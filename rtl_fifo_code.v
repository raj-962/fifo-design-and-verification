==> flow/design.v <==
module fifo(
  input clk,rst,wr_en,rd_en,
  input [7:0] buf_in, 
  output reg [7:0]buf_out,
  output reg buf_empty,buf_full,
  output reg [5:0] fifo_counter
);
  reg [5:0] wr_ptr,rd_ptr;
  reg [7:0] buf_mem[63:0];
  always@(fifo_counter)begin
    buf_empty=(fifo_counter==0);
    buf_full=(fifo_counter==64);
  end
  always@(posedge clk or posedge rst)begin
    if(rst) 
      fifo_counter<=0; 
    else if(!buf_full && wr_en && !buf_empty && rd_en)
      fifo_counter<=fifo_counter;
      else if(!buf_full && wr_en)
        fifo_counter<= fifo_counter +1;
      else if(!buf_empty && rd_en)
        fifo_counter<= fifo_counter -1;
      else 
        fifo_counter<=fifo_counter;
    end
  always@(posedge clk or posedge rst)begin
    if(rst)begin
      buf_out<=0;
    end
    else if(!buf_empty && rd_en)begin
      buf_out<=buf_mem[rd_ptr];
    end
    else begin
      buf_out<=buf_out;
    end
  end
  always@(posedge clk)begin
    if(!buf_full && wr_en)begin
      buf_mem[wr_ptr]<=buf_in;
    end
    else begin
      buf_mem[wr_ptr]<= buf_mem[wr_ptr];
    end
  end
  always@(posedge clk or posedge rst) begin
    if(rst)begin
      wr_ptr<=0;
      rd_ptr<=0;
    end
    else begin
      if(!buf_full && wr_en)begin
        wr_ptr<= wr_ptr +1;
      end
        else begin
          wr_ptr<= wr_ptr;
        end
      if(!buf_empty && rd_en) begin
        rd_ptr <= rd_ptr +1;
      end
      else begin
        rd_ptr<= rd_ptr;
      end
  end
  end
    endmodule
### From RTL to reports: fifo

What the tools print for fifo, step after step.
Line numbers count from 1 in the design file above.
Cell names lack the library's common part.
A cell with n/a has no value.

| inputs | value |
|---|---|
| design top | fifo |
| clock port | clk |
| standard-cell library | sky130hd |
| library corner | tt_025C_1v80 |

### Word-level counts

Source: Yosys, flattened and elaborated, memories not mapped. Widths are those after wreduce. Registers that Yosys merges into a memory's read port (data or address) are not register bits. Print and check cells do not count. Equal cells are merged and count once.
Memory sizes are those after Yosys's memory passes, which may raise the word count (mostly to a power of two), join words into wider ones and drop unused or constant bits.

| cells by class | value |
|---|---|
| bitwise logic cells | 2 |
| div/mod/pow operators | 0 |
| add/subtract/negate cells | 4 |
| multiplexer cells | 7 |
| equal/unequal tests | 1 |
| reductions and logical operators | 8 |
| $mul | 0 |
| magnitude comparators | 0 |
| shift operators | 0 |

Operators by type and width:

| operator | number |
|---|---|
| 8-bit 2-to-1 mux | 3 |
| 6-bit by 1-bit adder with 6-bit output (second input constant) | 3 |
| 6-bit 2-to-1 mux | 2 |
| 6-bit by 1-bit subtractor with 6-bit output (second input constant) | 1 |
| 6-bit zero test | 1 |
| 2-bit AND reduction | 2 |
| 1-bit logical AND | 3 |
| 2-bit nonzero test | 1 |
| 1-bit 2-to-1 mux | 2 |
| 1-bit inequality test (second input constant) | 1 |
| 1-bit OR | 1 |
| 1-bit inverter | 1 |
| 1-bit zero test | 1 |

| storage and ports | value |
|---|---|
| register bits | 18 |
| output and inout port bits | 16 |
| ROM bits | 0 |
| memories | 1 |
| memory bits (writable) | 512 |
| bits of input ports | 12 |
| cells after elaboration | 26 |
| word width x clocked read ports | 8 |
| bits in latches | 0 |

Memory list:

| name | words | bits a word | read ports | write ports | line | text |
|---|---|---|---|---|---|---|
| buf_mem | 64 | 8 | 1 | 1 | 9 | `reg [7:0] buf_mem[63:0];` |

### Longest topological paths

Yosys ltp: most cells in a row. Word level: on the elaborated netlist, between registers, memories and ports. Mapped: between sequential cells and ports; inverters and the memories' decode and read muxes count.

| depth | value |
|---|---|
| depth after elaboration | 6 |
| ABC_AREA | 0 |
| depth in mapped cells | 10 |
| gate-level depth less buffers | 8 |

### After synthesis

Yosys stat after the flow's synthesis: flattened, memories mapped to cells. It holds for the ABC_AREA given above (unset counts as 0); a run with the other value may have another netlist.
The area totals of this step are shown rounded.

| mapped netlist | value |
|---|---|
| synthesis area | 0.0211 mm^2 |
| mapped flip-flops | 538 |
| buffer cells | 61 |
| cell count | 1058 |
| area of sequential cells | 0.016 mm^2 |

Cells by type:

| cell | number | total area (um^2) |
|---|---|---|
| edfxtp_1 | 512 | 1.54E+04 |
| mux4_2 | 107 | 2.41E+03 |
| mux2i_1 | 77 | 770.739 |
| dfrtp_1 | 26 | 650.624 |
| nor2_1 | 90 | 337.824 |
| nand2_1 | 31 | 116.362 |
| xnor2_1 | 13 | 113.859 |
| mux2_2 | 10 | 112.608 |
| clkbuf_1 | 27 | 101.347 |
| buf_4 | 11 | 82.579 |
| buf_2 | 16 | 80.077 |
| ha_1 | 6 | 75.072 |
| a2111oi_0 | 8 | 70.067 |
| o21ai_1 | 14 | 70.067 |
| o221ai_1 | 8 | 70.067 |
| a32oi_1 | 7 | 61.309 |
| a211oi_1 | 8 | 60.058 |
| o21ai_0 | 12 | 60.058 |

Other cell types: 24; their cells: 75.

### Worst setup path after synthesis

Path of least setup slack by OpenSTA after synthesis, without wires, with an ideal clock, recovery checks aside; 20% of the period is set as input and as output delay. Where synthesis merged equal registers, the netlist keeps one of their names.

| timing path post-synthesis | value |
|---|---|
| kind | input to register |
| start | input port wr_en |
| end | register fifo_counter[5] |
| driving pins on the path | 9 |
| external input delay | 0.496 ns |
| path delay | 1.811 ns |
| clock period | 2.48 ns |
| buffers on the path | 1 |
| time at the first pin | 0.496 ns |
| path slack | 0.173 ns |
| setup time | 0.080 ns |
| arrival | 2.227 ns |
| data required time | 2.400 ns |
| period reached after synthesis | 2.307 ns |

"path delay" = arrival - input delay + setup time.
"driving pins on the path" counts driving pins, that of a launching flip-flop among them; a cell with two outputs on the path counts twice.
"period reached after synthesis" = period - worst setup slack (recovery checks aside). The figure is calculated, with input and output delays left at 20% of the set period.
The rows between start and end are the longest chain of elaborated cells between them; the timing report does not say that the signal goes this way. Where chains are equally long, one stands for them.
Each line given opens the expression or statement behind the cell; cells for indexed reads and writes are added by Yosys, which also makes memories of some case tables.
A register here has more assigning lines than the two given.

| between the ends, post-synthesis | value |
|---|---|
| cell sequence | clkbuf_1 > inv_1 > ha_1 > a21o_1 > a21oi_1 > o21bai_1 > a21oi_1 > mux2i_1 > xnor2_1 |
| length of the longest elaborated chain | 4 |
| elaborated cells between the ends (all ways) | 6 |
| RTL lines with such cells | 2 |
| those cells by class | mux (1); logic (1); reduce/logical (4) |

Ends and longest elaborated chain, post-synthesis:

| element | line | text |
|---|---|---|
| start: declaration | 2 | `input clk,rst,wr_en,rd_en,` |
| 1-bit logical AND x2 | 17 | `else if(!buf_full && wr_en && !buf_empty && rd_en)` |
| 1-bit inverter | n/a |  |
| 2-bit AND reduction | n/a |  |
| end: assignment | 18 | `fifo_counter<=fifo_counter;` |
| end: assignment | 20 | `fifo_counter<= fifo_counter +1;` |
| end: declaration | 6 | `output reg [5:0] fifo_counter` |

### Worst path after layout

Path of least setup slack in the final report of stored run 1 (OpenROAD, finished layout, wires in). Where an end is a register, its clock arrival counts in the times.

| timing path post-layout | value |
|---|---|
| kind | register to register |
| start | register rd_ptr[0] |
| end | register buf_out[2] |
| clock period | 1.78 ns |
| data required time | 2.25 ns |
| path slack | -0.52 ns |
| arrival | 2.78 ns |
| driving pins on the path | 6 |
| buffers on the path | 1 |
| setup time | 0.11 ns |
| time at the first pin | 0.59 ns |

A register here has more assigning lines than the two given.

| between the ends, post-layout | value |
|---|---|
| cell sequence | dfrtp_4 > buf_12 > mux4_2 > mux4_2 > mux2_4 > a221o_1 |

Ends and longest elaborated chain, post-layout:

| element | line | text |
|---|---|---|
| start: declaration | 8 | `reg [5:0] wr_ptr,rd_ptr;` |
| start: assignment | 58 | `rd_ptr <= rd_ptr +1;` |
| start: assignment | 61 | `rd_ptr<= rd_ptr;` |
| end: declaration | 4 | `output reg [7:0]buf_out,` |

No chain of elaborated cells between the ends is given.

## Implementation results

Design fifo on sky130hd. What follows are 2 stored runs of the flow, each under its own settings; their order means nothing. The constraints put input and output delay at 20% of the set period each and load the outputs with 0.01 pF.
By "allowed time less slack (worst setup path)" is meant the share of the clock period that the worst setup path is allowed (20% is reserved at inputs, 20% at outputs), minus its slack. Clock arrival times at its registers enter into it.
"total power of the final layout": no workload was simulated; the value follows from the tool's default switching activity.
Results are given in rounded form.
A setting shown as n/a is not set for that run.

| run name | period_ns | CORE_UTILIZATION | CORE_ASPECT_RATIO | CORE_MARGIN | CELL_PAD_IN_SITES_GLOBAL_PLACEMENT | TNS_END_PERCENT | MAX_ROUTING_LAYER | CAP_MARGIN | SLEW_MARGIN | PLACE_DENSITY_LB_ADDON | HOLD_SLACK_MARGIN | CELL_PAD_IN_SITES_DETAIL_PLACEMENT | GPL_TIMING_DRIVEN | MIN_ROUTING_LAYER | total power of the final layout (mW) | setup TNS (ns) | worst setup slack after layout (ns) | allowed time less slack (worst setup path) (ns) | worst setup path kind | die area (mm^2) | synthesized cell area (mm^2) | utilization in the final report | standard-cell area after routing (mm^2) |
|---|---|---|---|---|---|---|---|---|---|---|---|---|---|---|---|---|---|---|---|---|---|---|---|
| stored run 1 | 1.78 | 40 | 0.92 | 3 | 2 | 50 | met4 | 20 | 20 | n/a | n/a | n/a | n/a | n/a | 41.5 | -4.33 | -0.524 | 2.30 | register to register | 0.0556 | 0.0211 | 0.51 | 0.0266 |
| stored run 2 | 4.83 | 21 | n/a | 2 | n/a | 60 | n/a | 40 | 20 | 0.13 | 0.18 | 2 | 1 | met2 | 14.8 | 0.000 | 1.36 | 2.51 | input to register | 0.103 | 0.0211 | 0.254 | 0.0254 |
